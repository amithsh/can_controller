==> flow/design.v <==
module lpset6(
    input clock,           
    input start,           
    input data,            
    output done,           
    output reg [15:0] r    
);
parameter IDLE = 0;
parameter CRC_CALC = 1;
wire x16 = data;          
reg [5:0] counter = 0;    
reg state = IDLE;         
always @(posedge clock) begin
    case (state)
        IDLE: begin
            if (start) begin
                state <= CRC_CALC;       
                r <= 16'hFFFF;           
                counter <= 47;           
            end else begin
                state <= IDLE;           
            end
        end
        CRC_CALC: begin
            r[15] <= r[14] ^ x16;        
            r[14:3] <= r[13:2];          
            r[2] <= r[1] ^ r[15] ^ x16;  
            r[1] <= r[0];                
            r[0] <= r[15] ^ x16;         
            counter <= counter - 1;
            if (counter == 1) begin
                state <= IDLE;
            end else begin
                state <= CRC_CALC;
            end
        end
    endcase
end
assign done = (counter == 0);
endmodule
module can_frame_receiver (
    input wire clk,
    input wire rst,
    input wire rx_bus,            
    output reg [10:0] message_id,  
    output reg [7:0] data,         
    output reg [3:0] dlc,          
    output reg crc_error,          
    output reg ack_received,       
    output reg frame_received      
);
    parameter IDLE = 3'b000,
              SOF_DETECTION = 3'b001,
              ARBITRATION = 3'b010,
              CONTROL_FIELD = 3'b011,
              DATA_FIELD = 3'b100,
              CRC_CHECK = 3'b101,
              ACK_SLOT = 3'b110;
    reg [2:0] state, next_state;   
    reg [4:0] bit_counter;         
    reg [15:0] crc_received;       
    reg [15:0] crc_calculated;     
    reg [10:0] id_buffer;          
    reg [7:0] data_buffer;         
    reg crc_start;
    wire crc_done;
    wire [15:0] crc_output;
    lpset6 crc_inst (
        .clock(clk),
        .start(crc_start),
        .data(rx_bus),   
        .done(crc_done),
        .r(crc_output)
    );
    always @(posedge clk or posedge rst) begin
        if (rst) begin
            state <= IDLE;
            bit_counter <= 0;
            crc_error <= 0;
            frame_received <= 0;
            ack_received <= 0;
            message_id <= 11'b0;
            data <= 8'b0;
            dlc <= 4'b0;
        end else begin
            case (state)
                IDLE: begin
                    frame_received <= 0;
                    crc_error <= 0;
                    ack_received <= 0;
                    if (rx_bus == 1'b0) begin   
                        state <= SOF_DETECTION;
                        bit_counter <= 0;
                    end
                end
                SOF_DETECTION: begin
                    if (rx_bus == 1'b0) begin   
                        state <= ARBITRATION;
                        bit_counter <= 0;
                    end else begin
                        state <= IDLE;   
                    end
                end
                ARBITRATION: begin
                    if (bit_counter < 11) begin
                        id_buffer[10 - bit_counter] <= rx_bus;   
                        bit_counter <= bit_counter + 1;
                    end else begin
                        message_id <= id_buffer;
                        state <= CONTROL_FIELD;
                        bit_counter <= 0;
                    end
                end
                CONTROL_FIELD: begin
                    if (bit_counter < 4) begin
                        dlc[3 - bit_counter] <= rx_bus;   
                        bit_counter <= bit_counter + 1;
                    end else begin
                        state <= DATA_FIELD;
                        bit_counter <= 0;
                    end
                end
                DATA_FIELD: begin
                    if (bit_counter < dlc * 8) begin   
                        data_buffer[(dlc * 8 - 1) - bit_counter] <= rx_bus;
                        bit_counter <= bit_counter + 1;
                    end else begin
                        data <= data_buffer;   
                        state <= CRC_CHECK;
                        bit_counter <= 0;
                        crc_start <= 1'b1;   
                    end
                end
                CRC_CHECK: begin
                    if (bit_counter < 15) begin
                        crc_received[14 - bit_counter] <= rx_bus;   
                        bit_counter <= bit_counter + 1;
                    end else if (crc_done) begin   
                        crc_calculated <= crc_output;
                        if (crc_received != crc_calculated) begin
                            crc_error <= 1'b1;   
                        end else begin
                            crc_error <= 1'b0;   
                        end
                        state <= ACK_SLOT;
                        bit_counter <= 0;
                        crc_start <= 1'b0;   
                    end
                end
                ACK_SLOT: begin
                    if (rx_bus == 1'b0) begin   
                        ack_received <= 1'b1;
                    end else begin
                        ack_received <= 1'b0;
                    end
                    frame_received <= 1'b1;   
                    state <= IDLE;   
                end
                default: state <= IDLE;
            endcase
        end
    end
endmodule
======== Step by step through the tools: can_frame_receiver ========
Tool output for the design above, in the order of the flow.
Line numbers count from 1 in the design file above.
Cell names lack the library's common part.
Not given: n/a
set-up
  top module .............................. can_frame_receiver
  clock ................................... clk
  standard-cell library ................... sky130hd
  library corner .......................... tt_025C_1v80

======== Elaborated design ========
Source: Yosys, flattened and elaborated, memories not mapped. Widths are those after wreduce. Registers that Yosys merges into a memory's read port (data or address) are not register bits. Print and check cells do not count. Equal cells are merged and count once.
word-level totals
  register bits ........................... 109
  input port bits ......................... 3
  output and inout port bits .............. 26
  elaborated cells ........................ 133
cells by class
  add/sub/neg operators ................... 11
  $lt $le $gt $ge ......................... 4
  equal/unequal tests ..................... 17
  shift-type cells ........................ 8
  multiplexer cells ....................... 38
  bitwise gates (word level) .............. 21
  reductions and logical operators ........ 18
operators by type and width
  operator                                                                  count
  32-bit negator with 33-bit output                                         4
  1-bit by 33-bit variable shift with 11-bit output                         1
  1-bit by 33-bit variable shift with 16-bit output                         1
  1-bit by 33-bit variable shift with 4-bit output                          1
  1-bit by 33-bit variable shift with 8-bit output                          1
  1-bit by 33-bit variable shift with 11-bit output (first input constant)  1
  1-bit by 33-bit variable shift with 16-bit output (first input constant)  1
  1-bit by 33-bit variable shift with 4-bit output (first input constant)   1
  1-bit by 33-bit variable shift with 8-bit output (first input constant)   1
  32-bit by 5-bit subtractor with 32-bit output                             1
  5-bit 2-to-1 mux                                                          6
  5-bit case mux with 5-bit select                                          1
  12-bit case mux with 2-bit select                                         1
  3-bit case mux with 6-bit select                                          1
  3-bit 2-to-1 mux                                                          6
  1-bit case mux with 2-bit select                                          9
  16-bit != test                                                            1
  16-bit bitwise AND                                                        1
  16-bit OR                                                                 1
  16-bit inverter                                                           1
  3-bit AND reduction                                                       5
  2-bit != test (second input constant)                                     7
  4-bit by 5-bit subtractor with 6-bit output (first input constant)        2
  6-bit case mux with 2-bit select                                          1
  12-bit 2-to-1 mux                                                         1
  11-bit bitwise AND                                                        1
  11-bit OR                                                                 1
  11-bit inverter                                                           1
Not listed: further kinds 33, cells in them 57.

======== Longest topological paths ========
Yosys ltp: most cells in a row. Word level: on the elaborated netlist, between registers, memories and ports. Mapped: between sequential cells and ports; inverters and the memories' decode and read muxes count.
logic depth
  word-level depth ........................ 7
  ABC_AREA ................................ 0
  mapped depth ............................ 19
  mapped depth without buffers ............ 17

======== Synthesis result ========
The flow's flattened synthesis, as Yosys stat reports it; memories are mapped. The netlist is that of the ABC_AREA named above (0 if unset); the other value can give another one.
The area totals of this step are shown rounded.
synthesis totals
  mapped cells ............................ 704
  synthesis area .......................... 7300 sq um
  area of sequential cells ................ 3200 sq um
  mapped flip-flops ....................... 113
  buffers ................................. 31
cells by type
  cell type  count  area in all (sq um)
  edfxtp_1   74     2.22E+03
  dfrtp_1    37     925.888
  mux2_2     51     574.301
  ha_1       43     538.016
  xnor2_1    39     341.578
  nand2_1    83     311.549
  nand4_1    28     175.168
  nor2_1     39     146.39
  xor2_1     16     140.134
  o21ai_0    26     130.125
  inv_1      28     105.101
  nor3_1     21     105.101
  nand2b_1   16     100.096
  nand3_1    20     100.096
  clkbuf_1   24     90.086
  mux2_1     8      90.086
  nor4_1     14     87.584
  a21oi_1    15     75.072
Other cell types: 56; their cells: 122.
The figures by module come from a second, unflattened synthesis with its own total; it is not the netlist above.
unflattened totals
  cells (unflattened synthesis) ........... 691
  area total of the unflattened synthesis .. 7200 sq um
Each row is one instance without its submodules.
by module
  module              instances  cells  area (sq um)  sequential area (sq um)
  can_frame_receiver  1          621    6200          2500
  lpset6              1          70     1000          680

======== Path before layout ========
Source: OpenSTA report_checks on the synthesized netlist (no wires, ideal clock, input and output delay 20% of the period each), path of least setup slack; recovery checks are left aside. Register names are those of the netlist, which keeps one name where synthesis merged equal registers.
timing post-synthesis
  path kind ............................... reg-to-reg
  start ................................... register bit_counter[4]
  end ..................................... register data_buffer[0]
  clock period ............................ 5.19 ns
  library setup time ...................... 0.262 ns
  launch time at the first pin ............ 0.000 ns
  arrival ................................. 4.849 ns
  data required time ...................... 4.928 ns
  path slack .............................. 0.079 ns
  path delay .............................. 5.111 ns
  stages on the path ...................... 18
  buffers on the path ..................... 2
  synthesis period reached ................ 5.111 ns
"path delay" = arrival - input delay + setup time.
"stages on the path" counts driving pins, that of a launching flip-flop among them; a cell with two outputs on the path counts twice.
"synthesis period reached" = period - worst setup slack (recovery checks aside). The figure is calculated, with input and output delays left at 20% of the set period.
Between the ends stands the longest chain of elaborated cells between them, by number of cells; it is not shown to be the way that was timed. Of several equally long chains one is given.
A line is the first line of the expression or statement that the cell stems from. Yosys adds cells for indexed reads and writes and turns some case tables into memories.
At most two assigning lines are given for a register; there are more.
Where a signal picks the word or bit written, the line may be left out of the assigning lines.
The path ends at the data pin of a flip-flop with enable; ways to the enable are not counted.
between the ends, post-synthesis
  path through ............................ dfrtp_1 > clkbuf_1 > clkinv_1 > ha_1 > o21a_1 > nor3_1 > clkbuf_1 > nand2_1 > ha_1 > or4_1 > nor4_1 > o211a_1 > nand4b_1 > xor2_1 > or4_4 > a211oi_4 > nand4_1 > mux2_1
  cells in the longest elaborated chain ... 6
  elaborated cells between the ends (all ways) .. 7
  source lines of those cells ............. 1
  those cells by class .................... add/sub (2); shift (2); logic (3)
ends and longest elaborated chain, post-synthesis
  item                                              RTL line  source
  start, declared                                   60        reg [4:0] bit_counter;
  start, assigned                                   107       bit_counter <= bit_counter + 1;
  start, assigned                                   117       bit_counter <= bit_counter + 1;
  32-bit by 5-bit subtractor with 32-bit output     125       data_buffer[(dlc * 8 - 1) - bit_counter] <= rx_bus;
  32-bit negator with 33-bit output                 125
  1-bit by 33-bit variable shift with 8-bit output  125
  8-bit inverter                                    125
  8-bit bitwise AND                                 125
  8-bit OR                                          125
  end, declared                                     64        reg [7:0] data_buffer;

======== Path in the finished layout ========
Path of least setup slack in the final report of run 1 (OpenROAD, finished layout, wires in). Where an end is a register, its clock arrival counts in the times.
timing after layout
  path kind ............................... reg-to-reg
  start ................................... register dlc[0]
  end ..................................... register data_buffer[7]
  clock period ............................ 6.67 ns
  library setup time ...................... 0.25 ns
  launch time at the first pin ............ 0.41 ns
  arrival ................................. 5.80 ns
  data required time ...................... 6.83 ns
  path slack .............................. 1.03 ns
  stages on the path ...................... 18
  buffers on the path ..................... 0
Between the ends stands the longest chain of elaborated cells between them, by number of cells; it is not shown to be the way that was timed. Of several equally long chains one is given.
Where a signal picks the word or bit written, the line may be left out of the assigning lines.
The path ends at the data pin of a flip-flop with enable; ways to the enable are not counted.
between the ends, after layout
  path through ............................ dfrtp_1 > inv_1 > ha_1 > inv_1 > ha_1 > o21a_1 > nor3_2 > nand2_1 > ha_1 > or4_1 > nor4_1 > o211a_1 > nand4b_1 > xor2_1 > or4_4 > a211oi_4 > nand4_1 > mux2_1
  cells in the longest elaborated chain ... 7
  elaborated cells between the ends (all ways) .. 8
  source lines of those cells ............. 1
  those cells by class .................... add/sub (3); shift (2); logic (3)
ends and longest elaborated chain, after layout
  item                                              RTL line  source
  start, declared                                   47        output reg [3:0] dlc,
  start, assigned                                   84        dlc <= 4'b0;
  7-bit by 1-bit subtractor with 8-bit output       125       data_buffer[(dlc * 8 - 1) - bit_counter] <= rx_bus;
  32-bit by 5-bit subtractor with 32-bit output     125
  32-bit negator with 33-bit output                 125
  1-bit by 33-bit variable shift with 8-bit output  125
  8-bit inverter                                    125
  8-bit bitwise AND                                 125
  8-bit OR                                          125
  end, declared                                     64        reg [7:0] data_buffer;

--- measured runs ---
Top module can_frame_receiver; platform sky130hd; tools Yosys and OpenROAD; 2 stored runs in no particular order. Input and output delays are each 20% of the period that was set; the output load is 0.01 pF.
"clock period reached" means the clock period less the worst setup slack. The figure is calculated, with input and output delays left at 20% of the set period.
"critical path time" = time allowed to the worst setup path (clock period - input delay - output delay, where it has them) - its slack; a late launch clock adds to it, a late capture clock takes from it.
By "total power after layout" is meant OpenSTA's value without simulated activity: inputs other than the clock are taken to toggle once in ten clock periods, and the tool carries that through the logic.
Results are given in rounded form.

======== run 1 ========
==> flow/run.sh <==
#!/bin/bash
# the make line also repeats the synthesis and layout settings of config.mk as NAME=value (left out here)
make -C /OpenROAD-flow-scripts/flow DESIGN_CONFIG=/design/flow/config.mk WORK_HOME=/design/flow/orfs CLKGATE_MAP_FILE= finish
==> flow/config.mk <==
export PLATFORM = sky130hd
export DESIGN_NAME = can_frame_receiver
export DESIGN_NICKNAME = can_frame_receiver
export VERILOG_FILES = /design/flow/design.v
export SDC_FILE = /design/flow/constraint.sdc
export NUM_CORES = 4
export LEC_CHECK = 0
export CAP_MARGIN = 20
export CELL_PAD_IN_SITES_GLOBAL_PLACEMENT = 2
export CORE_MARGIN = 8
export CORE_UTILIZATION = 47
export CTS_CLUSTER_SIZE = 60
export GPL_ROUTABILITY_DRIVEN = 1
export HOLD_SLACK_MARGIN = 0.28
export MAX_ROUTING_LAYER = met5
export MIN_ROUTING_LAYER = met1
export SLEW_MARGIN = 20
==> flow/constraint.sdc <==
create_clock -name core_clock -period 6.67 [get_ports {clk}]
set_input_delay 1.3340 -clock core_clock [delete_from_list [all_inputs] [get_ports {clk}]]
set_output_delay 1.3340 -clock core_clock [all_outputs]
set_load 0.01 [all_outputs]

-------- measured, run 1 --------
  synthesized cell area ................... 7300 sq um
  die footprint ........................... 20000 sq um
  std-cell area (final layout) ............ 8300 sq um
  utilization after layout ................ 55 %
  worst slack on setup checks ............. 1.0 ns
  total negative slack .................... 0.000 ns
  final worst hold slack .................. 0.44 ns
  total power after layout ................ 3600 µW
  clock period reached .................... 5.645 ns
  critical path time ...................... 5.64 ns
  worst setup path type ................... reg-to-reg

======== run 2 ========
==> flow/run.sh <==
#!/bin/bash
# the make line also repeats the synthesis and layout settings of config.mk as NAME=value (left out here)
make -C /OpenROAD-flow-scripts/flow DESIGN_CONFIG=/design/flow/config.mk WORK_HOME=/design/flow/orfs CLKGATE_MAP_FILE= finish
==> flow/config.mk <==
export PLATFORM = sky130hd
export DESIGN_NAME = can_frame_receiver
export DESIGN_NICKNAME = can_frame_receiver
export VERILOG_FILES = /design/flow/design.v
export SDC_FILE = /design/flow/constraint.sdc
export NUM_CORES = 4
export LEC_CHECK = 0
export CAP_MARGIN = 20
export CELL_PAD_IN_SITES_GLOBAL_PLACEMENT = 2
export CORE_MARGIN = 2
export CORE_UTILIZATION = 46
export CTS_CLUSTER_DIAMETER = 391
export GPL_ROUTABILITY_DRIVEN = 1
export PLACE_DENSITY_LB_ADDON = 0.13
export SLEW_MARGIN = 20
==> flow/constraint.sdc <==
create_clock -name core_clock -period 9.57 [get_ports {clk}]
set_input_delay 1.9140 -clock core_clock [delete_from_list [all_inputs] [get_ports {clk}]]
set_output_delay 1.9140 -clock core_clock [all_outputs]
set_load 0.01 [all_outputs]

-------- measured, run 2 --------
  synthesized cell area ................... 7300 sq um
  die footprint ........................... 17000 sq um
  std-cell area (final layout) ............ 8300 sq um
  utilization after layout ................ 54 %
  worst slack on setup checks ............. 3.2 ns
  total negative slack .................... 0.000 ns
  final worst hold slack .................. 0.45 ns
  total power after layout ................ 2500 µW
  clock period reached .................... 6.328 ns
  critical path time ...................... 6.33 ns
  worst setup path type ................... reg-to-reg
--- end ---
